==> flow/design.v <==
`default_nettype none
`timescale 1ns/1ps
module Fifo #(
    parameter LEN = 10,
    parameter SIZE = 32
) (
    input logic clk_i,
    input logic rst_i,
    input logic valid_i,
    input logic ready_i,
    input logic[SIZE-1:0] data_i,
    output logic[SIZE-1:0] data_o,
    output logic valid_o,
    output logic is_full_o
);
localparam PTR_BIT = 32;
logic [PTR_BIT-1:0] w_ptr, r_ptr;
logic [SIZE-1:0] fifo [LEN-1:0];
logic [LEN-1:0] data_stored;
assign is_full_o = & (data_stored);
always_ff @( posedge clk_i ) begin
    if (rst_i == 1'b0) begin
        w_ptr <= '0;
        r_ptr <= '0;
        data_stored <= '0;
        data_o <= '0;
        valid_o <= 1'b0;
    end else begin
        valid_o <= 1'b0;
        if (valid_i == 1'b1) begin  
            w_ptr <= (w_ptr < LEN-1) ? w_ptr + 'd1 : '0;
            fifo[w_ptr] <= data_i;
            data_stored[w_ptr] <= 1'b1;
        end else if (ready_i == 1'b1) begin  
            r_ptr <= (r_ptr < LEN-1) ? r_ptr + 'd1 : '0;
            data_o <= fifo[r_ptr];
            data_stored <= 1'b0;
            valid_o <= 1'b1;
        end else begin
            r_ptr <= r_ptr;
            w_ptr <= w_ptr;
        end
    end
end
endmodule
== Tool chain data of Fifo ==
What the tools print for Fifo, step after step.
Line numbers count from 1 in the design file above.
Cell names lack the library's common part.
Not given: n/a
Inputs
  top module: Fifo
  clock port: clk_i
  standard-cell library: sky130hd
  timing corner: tt_025C_1v80

== Elaborated design ==
Source: Yosys, flattened and elaborated, memories not mapped. Widths are those after wreduce. Registers that Yosys merges into a memory's read port (data or address) are not register bits. Print and check cells do not count. Equal cells are merged and count once.
Memory sizes are those after Yosys's memory passes, which may raise the word count (mostly to a power of two), join words into wider ones and drop unused or constant bits.
Cells by class
  shift-type cells: 1
  reduce/logical cells: 5
  $add $sub $neg: 3
  bitwise operators: 5
  mux-type cells: 11
  $lt $le $gt $ge: 2
Operators by type and width (number)
  2-to-1 mux 32 bit: 4
  adder 32 x 1 -> 32 bit (second input constant): 2
  less-than comparator 32 x 4 -> 1 bit (second input constant): 2
  variable shift 1 x 33 -> 10 bit (first input constant): 1
  negation 32 -> 33 bit: 1
  2-to-1 mux 10 bit: 2
  bitwise AND 10 bit: 1
  OR 10 bit: 1
  inverter 10 bit: 1
  AND reduction 10 bit: 1
  2-to-1 mux 4 bit: 2
  2-to-1 mux 1 bit: 3
  inverter 1 bit: 2
  AND reduction 2 bit: 1
  nonzero test 2 bit: 1
  OR reduction 2 bit: 1
  logical NOT 1 bit: 1
Bit counts
  clocked read ports x word width: 32
  RAM bits: 320
  register bits: 75
  cells after elaboration: 32
  memories: 1
Memory list
  fifo: words 10, width 32, read ports 1, write ports 1, line 18  | logic [SIZE-1:0] fifo [LEN-1:0];

== Logic depth ==
Yosys ltp: most cells in a row. Word level: on the elaborated netlist, between registers, memories and ports. Mapped: between sequential cells and ports; inverters and the memories' decode and read muxes count.
Depth
  word-level depth: 6
  ABC_AREA: 0
  depth in mapped cells: 12
  mapped depth without buffers: 10

== After synthesis ==
Yosys stat after the flow's synthesis: flattened, memories mapped to cells. It holds for the ABC_AREA given above (unset counts as 0); a run with the other value may have another netlist.
Mapped netlist
  mapped cells: 1185
  mapped flip-flops: 427
  sequential part of the area: 11751.3 µm²
  buffer cells: 79
  cell area after synthesis: 17470.5 µm²
Cells by type
  edfxtp_1: number 320, area in all 9.61E+03 µm²
  dfxtp_1: number 107, area in all 2.14E+03 µm²
  mux4_2: number 64, area in all 1.44E+03 µm²
  a211oi_1: number 66, area in all 495.475 µm²
  nor2b_1: number 70, area in all 437.92 µm²
  mux2i_1: number 35, area in all 350.336 µm²
  nor2_1: number 90, area in all 337.824 µm²
  a21oi_1: number 57, area in all 285.274 µm²
  xnor2_1: number 26, area in all 227.718 µm²
  clkbuf_1: number 52, area in all 195.187 µm²
  nand2_1: number 39, area in all 146.39 µm²
  xor2_1: number 13, area in all 113.859 µm²
  and3_1: number 18, area in all 112.608 µm²
  a31oi_1: number 17, area in all 106.352 µm²
  nand4_1: number 16, area in all 100.096 µm²
  ha_1: number 7, area in all 87.584 µm²
  nor4_1: number 14, area in all 87.584 µm²
  nand3_1: number 16, area in all 80.077 µm²
Other cell types: 49; their cells: 158.

== Path before layout ==
OpenSTA on the mapped netlist: ideal clock, no wires. The path of least setup slack (recovery checks aside). Input and output delay are each 20% of the period. Register names are those of the netlist, which keeps one name where synthesis merged equal registers.
Path after synthesis
  kind: reg-to-reg
  start point: register w_ptr[0]
  end point: register data_stored[9]
  setup time: 0.069 ns
  slack: 1.012 ns
  required time: 4.371 ns
  stages: 13
  clock period: 4.44 ns
  delay of the path: 3.428 ns
  time at the first pin: 0.000 ns
  arrival: 3.359 ns
  synthesis period reached: 3.428 ns
"delay of the path" is the arrival time less input delay plus setup time.
"stages" counts driving pins, that of a launching flip-flop among them; a cell with two outputs on the path counts twice.
"synthesis period reached" is the clock period less the worst setup slack; recovery checks do not enter. This is arithmetic on one report: input and output delays are still those of the set period (20% each).
Between the ends stands the longest chain of elaborated cells between them, by number of cells; it is not shown to be the way that was timed. Of several equally long chains one is given.
Each line given opens the expression or statement behind the cell; cells for indexed reads and writes are added by Yosys, which also makes memories of some case tables.
A register here has more assigning lines than the two given.
Where a signal picks the word or bit written, the line may be left out of the assigning lines.
Between the ends, after synthesis
  path through: dfxtp_1 -> clkbuf_1 -> inv_1 -> ha_1 -> buf_4 -> or3b_2 -> or4_1 -> nor2_1 -> xnor2_1 -> or4b_1 -> a21o_1 -> or4b_4 -> o21ai_1
  cells in the longest elaborated chain: 6
Ends and longest elaborated chain, after synthesis
  start, declared: line 17  | logic [PTR_BIT-1:0] w_ptr, r_ptr;
  start, assigned: line 31  | w_ptr <= (w_ptr < LEN-1) ? w_ptr + 'd1 : '0;
  start, assigned: line 41  | w_ptr <= w_ptr;
  negation 32 -> 33 bit: line 33  | data_stored[w_ptr] <= 1'b1;
  variable shift 1 x 33 -> 10 bit: line 33
  inverter 10 bit: line 33
  bitwise AND 10 bit: line 33
  OR 10 bit: line 33
  2-to-1 mux 10 bit: line 30  | if (valid_i == 1'b1) begin
  end, assigned: line 25  | data_stored <= '0;
  end, assigned: line 37  | data_stored <= 1'b0;
  end, declared: line 19  | logic [LEN-1:0] data_stored;

== Timing after layout ==
From the final timing report of job 1: the path of least setup slack in the routed layout; clock arrival at registers is part of the times.
Path after layout
  kind: reg-to-reg
  start point: register w_ptr[0]
  end point: register data_stored[5]
  clock period: 4.16 ns
  arrival: 4.00 ns
  time at the first pin: 0.56 ns
  required time: 4.65 ns
  setup time: 0.06 ns
  stages: 11
  slack: 0.65 ns
Between the ends stands the longest chain of elaborated cells between them, by number of cells; it is not shown to be the way that was timed. Of several equally long chains one is given.
A register here has more assigning lines than the two given.
Where a signal picks the word or bit written, the line may be left out of the assigning lines.
Between the ends, after layout
  path through: dfxtp_1 -> inv_1 -> ha_1 -> or3b_2 -> or4_1 -> nor2_1 -> xnor2_1 -> or4b_1 -> a21o_1 -> or4b_4 -> o21ai_1
  cells in the longest elaborated chain: 6
Ends and longest elaborated chain, after layout
  start, declared: line 17  | logic [PTR_BIT-1:0] w_ptr, r_ptr;
  start, assigned: line 31  | w_ptr <= (w_ptr < LEN-1) ? w_ptr + 'd1 : '0;
  start, assigned: line 41  | w_ptr <= w_ptr;
  negation 32 -> 33 bit: line 33  | data_stored[w_ptr] <= 1'b1;
  variable shift 1 x 33 -> 10 bit: line 33
  inverter 10 bit: line 33
  bitwise AND 10 bit: line 33
  OR 10 bit: line 33
  2-to-1 mux 10 bit: line 30  | if (valid_i == 1'b1) begin
  end, assigned: line 25  | data_stored <= '0;
  end, assigned: line 37  | data_stored <= 1'b0;
  end, declared: line 19  | logic [LEN-1:0] data_stored;

Add stored flow runs of Fifo

Record of 2 stored runs of the RTL-to-layout flow on Fifo, platform sky130hd. The runs are unordered. Constraints: input delay and output delay 20% of the set period each, output load 0.01 pF.
"achieved clock period" is the run's clock period less its worst setup slack. It is reckoned from that one timing run; input and output delays stay at 20% of the period that was set.
"worst setup path time": the worst setup path's part of the clock period (all of it between registers, 20% less for each end at a port) less its slack. A launch clock that arrives late makes it longer, a capture clock that arrives late makes it shorter.
By "power" is meant OpenSTA's value without simulated activity: inputs other than the clock are taken to toggle once in ten clock periods, and the tool carries that through the logic.
[job 1] settings: period_ns=4.16, CAP_MARGIN=20, CORE_MARGIN=2, CORE_UTILIZATION=40, SLEW_MARGIN=20
[job 1] result: chip area after synthesis (Yosys) 17470.5 µm², die area 45364.7 µm², standard-cell area of the final layout 20304.5 µm², utilization 47.1%, worst setup slack after layout 0.652 ns, total negative slack 0.000 ns, worst hold slack 0.450 ns, power 9.217 mW, achieved clock period 3.508 ns, worst setup path time 3.51 ns, worst setup path kind reg-to-reg
[job 2] settings: period_ns=2.46, CORE_UTILIZATION=47, PLACE_DENSITY=0.74, CORE_ASPECT_RATIO=0.55, CORE_MARGIN=9, CELL_PAD_IN_SITES_GLOBAL_PLACEMENT=2, TNS_END_PERCENT=25, GPL_ROUTABILITY_DRIVEN=1, CTS_CLUSTER_SIZE=81, CTS_CLUSTER_DIAMETER=239, CAP_MARGIN=15, SLEW_MARGIN=35, MIN_ROUTING_LAYER=met1
[job 2] result: chip area after synthesis (Yosys) 17470.5 µm², die area 44749.0 µm², standard-cell area of the final layout 20662.3 µm², utilization 57.4%, worst setup slack after layout -0.524 ns, total negative slack -9.519 ns, worst hold slack 0.438 ns, power 11.866 mW, achieved clock period 2.984 ns, worst setup path time 2.98 ns, worst setup path kind reg-to-reg
