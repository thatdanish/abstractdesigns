==> flow/design.v <==
`default_nettype none
module MavgFilter #(
    parameter COEFF_BITS = 8,
    parameter INPUT_BITS = 16,
    parameter OUTPUT_BITS = 32
) (
    input logic clk_i,
    input logic rst_i,
    input logic signed [INPUT_BITS-1:0] original_data,
    output logic signed [OUTPUT_BITS-1:0] filtered_data
);
logic signed [COEFF_BITS-1:0] b [7:0];
logic signed [INPUT_BITS-1:0] sample [6:0];
generate
    genvar i;
    for (i = 0; i < 8; i++) begin
        assign  b[i] = 8'b00010000;
    end
endgenerate
always_ff @( posedge clk_i ) begin
    if (rst_i == 1'b0) begin
        sample[0] <= '0;
        sample[1] <= '0;
        sample[2] <= '0;
        sample[3] <= '0;
        sample[4] <= '0;
        sample[5] <= '0;
        sample[6] <= '0;
    end else begin
        sample[0] <= original_data;
        sample[1] <= sample[0];
        sample[2] <= sample[1];
        sample[3] <= sample[2];
        sample[4] <= sample[3];
        sample[5] <= sample[4];
        sample[6] <= sample[5];
    end
end
assign filtered_data = (b[0] * original_data) +
                       (b[1] * sample[0]) +
                       (b[2] * sample[1]) +
                       (b[3] * sample[2]) +
                       (b[4] * sample[3]) +
                       (b[5] * sample[4]) +
                       (b[6] * sample[5]) +
                       (b[7] * sample[6]) ;
endmodule
## From RTL to reports: MavgFilter

The steps from the RTL of MavgFilter to its reports follow in flow order.
Lines are those of the file above, counted from 1.
Library cell names are shortened.
A cell with n/a has no value.

- Design top: MavgFilter
- Clock: clk_i
- Library: sky130hd
- Corner: tt_025C_1v80

## Word level

Counts by Yosys on the flattened word-level netlist (proc, flatten, opt, wreduce). Print and check cells are left out. Cells with the same type and inputs are merged into one.

- Input port bits: 18
- Output and inout bits: 32
- Flip-flop bits (word level): 112
- Cells after elaboration: 14

- $add $sub $neg: 7

Operators by type and width:

| kind | number |
|---|---|
| adder 26 x 20 -> 27 bit | 1 |
| adder 25 x 20 -> 26 bit | 1 |
| adder 24 x 20 -> 25 bit | 1 |
| adder 23 x 20 -> 24 bit | 1 |
| adder 22 x 20 -> 23 bit | 1 |
| adder 21 x 20 -> 22 bit | 1 |
| adder 20 x 20 -> 21 bit | 1 |

## Logic depth

Longest topological path by Yosys (ltp), each cell counted once; first at word level (registers and memories cut), then after technology mapping (sequential cells cut; the memories' decode and read muxes count).

- Depth after elaboration: 7
- ABC_AREA: 0
- Depth in mapped cells: 18

## Mapped cells and area

Source: synth_stat.txt of the flow (Yosys; design flattened, memories mapped). It holds for the ABC_AREA given above (unset counts as 0); a run with the other value may have another netlist.

Cell types:

| type | number | total area (um^2) |
|---|---|---|
| dfxtp_1 | 112 | 2,242.15 |
| fa_1 | 100 | 2,001.92 |
| inv_1 | 229 | 859.574 |
| and2_1 | 113 | 706.928 |
| ha_1 | 21 | 262.752 |
| a21oi_1 | 15 | 75.072 |
| xnor2_1 | 8 | 70.067 |
| buf_4 | 9 | 67.565 |
| xor2_1 | 7 | 61.309 |
| a21o_1 | 6 | 45.043 |
| clkbuf_1 | 12 | 45.043 |
| nand2_1 | 11 | 41.29 |
| a211oi_2 | 2 | 25.024 |
| o21ai_0 | 5 | 25.024 |
| nor2_1 | 6 | 22.522 |
| mux2i_1 | 2 | 20.019 |
| a41oi_2 | 1 | 16.266 |
| o2111ai_2 | 1 | 15.014 |

Not listed: further types 23, cells in them 28.

- Flip-flops: 112
- Mapped area: 6,809.0 um^2
- Standard cells after synthesis: 688

## Path before layout

OpenSTA on the mapped netlist: ideal clock, no wires. The path of least setup slack (recovery checks aside). Input and output delay are each 20% of the period. Register names are those of the netlist, which keeps one name where synthesis merged equal registers.

- Path type: input -> output
- Start point: input port original_data[2]
- End point: output port filtered_data[27]
- Time at the first pin: 2.920 ns
- Slack: 4.562 ns
- Data required time: 11.680 ns
- Path delay: 4.198 ns
- Stages: 18
- Arrival: 7.118 ns
- Period: 14.6 ns
- Period reached after synthesis: 10.038 ns

"path delay" = arrival - input delay + setup time.
At an output port there is no setup time.
"stages": output pins that drive a net of the path, with the launching flip-flop's if there is one; two outputs of one cell count as two.
"period reached after synthesis" is the clock period less the worst setup slack; recovery checks do not enter. This is arithmetic on one report: input and output delays are still those of the set period (20% each).
Between the ends stands the longest chain of elaborated cells between them, by number of cells; it is not shown to be the way that was timed. Of several equally long chains one is given.
A line is the first line of the expression or statement that the cell stems from. Yosys adds cells for indexed reads and writes and turns some case tables into memories.

- Path through: inv_1 fa_1 inv_1 fa_1 fa_1 inv_1 fa_1 inv_1 ha_1 inv_1 fa_1 and2b_1 o2111ai_2 a211oi_2 o21bai_1 nand2_1 a31oi_1 buf_4
- Cells in the longest elaborated chain: 7

Ends and longest elaborated chain, after synthesis:

| element | RTL line | text |
|---|---|---|
| start: declaration | 9 | `input logic signed [INPUT_BITS-1:0] original_data,` |
| adder 20 x 20 -> 21 bit | 39 | `assign filtered_data = (b[0] * original_data) +` |
| adder 21 x 20 -> 22 bit | 39 |  |
| adder 22 x 20 -> 23 bit | 39 |  |
| adder 23 x 20 -> 24 bit | 39 |  |
| adder 24 x 20 -> 25 bit | 39 |  |
| adder 25 x 20 -> 26 bit | 39 |  |
| adder 26 x 20 -> 27 bit | 39 |  |
| end: declaration | 10 | `output logic signed [OUTPUT_BITS-1:0] filtered_data` |

Nets of the timed path that keep an RTL name, with a line that drives or declares them; the list need not be complete.

Nets with RTL names, path after synthesis:

| net | RTL line |
|---|---|
| filtered_data[26] | 39 |

## Path in the finished layout

From the final timing report of record 2: the path of least setup slack in the routed layout; clock arrival at registers is part of the times.

- Path type: input -> output
- Start point: input port original_data[2]
- End point: output port filtered_data[30]
- Arrival: 8.21 ns
- Data required time: 10.80 ns
- Stages: 20
- Period: 13.5 ns
- Slack: 2.59 ns
- Time at the first pin: 2.70 ns

Between the ends stands the longest chain of elaborated cells between them, by number of cells; it is not shown to be the way that was timed. Of several equally long chains one is given.

- Path through: clkdlybuf4s50_1 inv_1 fa_1 inv_1 fa_1 fa_1 inv_1 fa_1 inv_1 ha_1 inv_1 fa_1 and2b_1 o2111ai_2 a211oi_2 o21bai_1 nand2_1 a31oi_1 buf_4 clkdlybuf4s50_1
- Cells in the longest elaborated chain: 7

Ends and longest elaborated chain, post-layout:

| element | RTL line | text |
|---|---|---|
| start: declaration | 9 | `input logic signed [INPUT_BITS-1:0] original_data,` |
| adder 20 x 20 -> 21 bit | 39 | `assign filtered_data = (b[0] * original_data) +` |
| adder 21 x 20 -> 22 bit | 39 |  |
| adder 22 x 20 -> 23 bit | 39 |  |
| adder 23 x 20 -> 24 bit | 39 |  |
| adder 24 x 20 -> 25 bit | 39 |  |
| adder 25 x 20 -> 26 bit | 39 |  |
| adder 26 x 20 -> 27 bit | 39 |  |
| end: declaration | 10 | `output logic signed [OUTPUT_BITS-1:0] filtered_data` |

Subject: flow runs of MavgFilter

Hi,

Design MavgFilter on sky130hd. What follows are 2 stored runs of the flow, each under its own settings; their order means nothing. The constraints put input and output delay at 20% of the set period each and load the outputs with 0.01 pF.
"total power after layout": no workload was simulated; the value follows from the tool's default switching activity.

### Record 1

==> flow/run.sh <==
#!/bin/bash
# the make line also repeats the synthesis and layout settings of config.mk as NAME=value (left out here)
make -C /OpenROAD-flow-scripts/flow DESIGN_CONFIG=/design/flow/config.mk WORK_HOME=/design/flow/orfs CLKGATE_MAP_FILE= finish
==> flow/config.mk <==
export PLATFORM = sky130hd
export DESIGN_NAME = MavgFilter
export DESIGN_NICKNAME = MavgFilter
export VERILOG_FILES = /design/flow/design.v
export SDC_FILE = /design/flow/constraint.sdc
export NUM_CORES = 4
export LEC_CHECK = 0
export CAP_MARGIN = 20
export CELL_PAD_IN_SITES_DETAIL_PLACEMENT = 2
export CELL_PAD_IN_SITES_GLOBAL_PLACEMENT = 0
export CORE_MARGIN = 2
export CORE_UTILIZATION = 49
export GPL_ROUTABILITY_DRIVEN = 1
export GPL_TIMING_DRIVEN = 0
export MAX_ROUTING_LAYER = met5
export PLACE_DENSITY_LB_ADDON = 0.22
export SLEW_MARGIN = 5
==> flow/constraint.sdc <==
create_clock -name core_clock -period 4.19 [get_ports {clk_i}]
set_input_delay 0.8380 -clock core_clock [delete_from_list [all_inputs] [get_ports {clk_i}]]
set_output_delay 0.8380 -clock core_clock [all_outputs]
set_load 0.01 [all_outputs]

Outcome of record 1: no final report: clock tree synthesis broke off with DPL-0033

### Record 2

==> flow/run.sh <==
#!/bin/bash
# the make line also repeats the synthesis and layout settings of config.mk as NAME=value (left out here)
make -C /OpenROAD-flow-scripts/flow DESIGN_CONFIG=/design/flow/config.mk WORK_HOME=/design/flow/orfs CLKGATE_MAP_FILE= finish
==> flow/config.mk <==
export PLATFORM = sky130hd
export DESIGN_NAME = MavgFilter
export DESIGN_NICKNAME = MavgFilter
export VERILOG_FILES = /design/flow/design.v
export SDC_FILE = /design/flow/constraint.sdc
export NUM_CORES = 4
export LEC_CHECK = 0
export CAP_MARGIN = 20
export CELL_PAD_IN_SITES_DETAIL_PLACEMENT = 2
export CORE_MARGIN = 2
export CORE_UTILIZATION = 33
export CTS_CLUSTER_DIAMETER = 393
export CTS_CLUSTER_SIZE = 59
export GPL_TIMING_DRIVEN = 0
export MAX_ROUTING_LAYER = met4
export PLACE_DENSITY_LB_ADDON = 0.19
export SETUP_SLACK_MARGIN = -0.44
export SLEW_MARGIN = 20
==> flow/constraint.sdc <==
create_clock -name core_clock -period 13.5 [get_ports {clk_i}]
set_input_delay 2.7000 -clock core_clock [delete_from_list [all_inputs] [get_ports {clk_i}]]
set_output_delay 2.7000 -clock core_clock [all_outputs]
set_load 0.01 [all_outputs]

Results of record 2:
- Total power after layout: 0.001049 W
- Worst hold slack after layout: 0.455 ns
- Post-layout utilization: 39.1%
- Smallest setup slack: 2.595 ns
- Yosys chip area after synthesis: 6,809.0 um^2
- Die footprint: 21,799.0 um^2

Regards
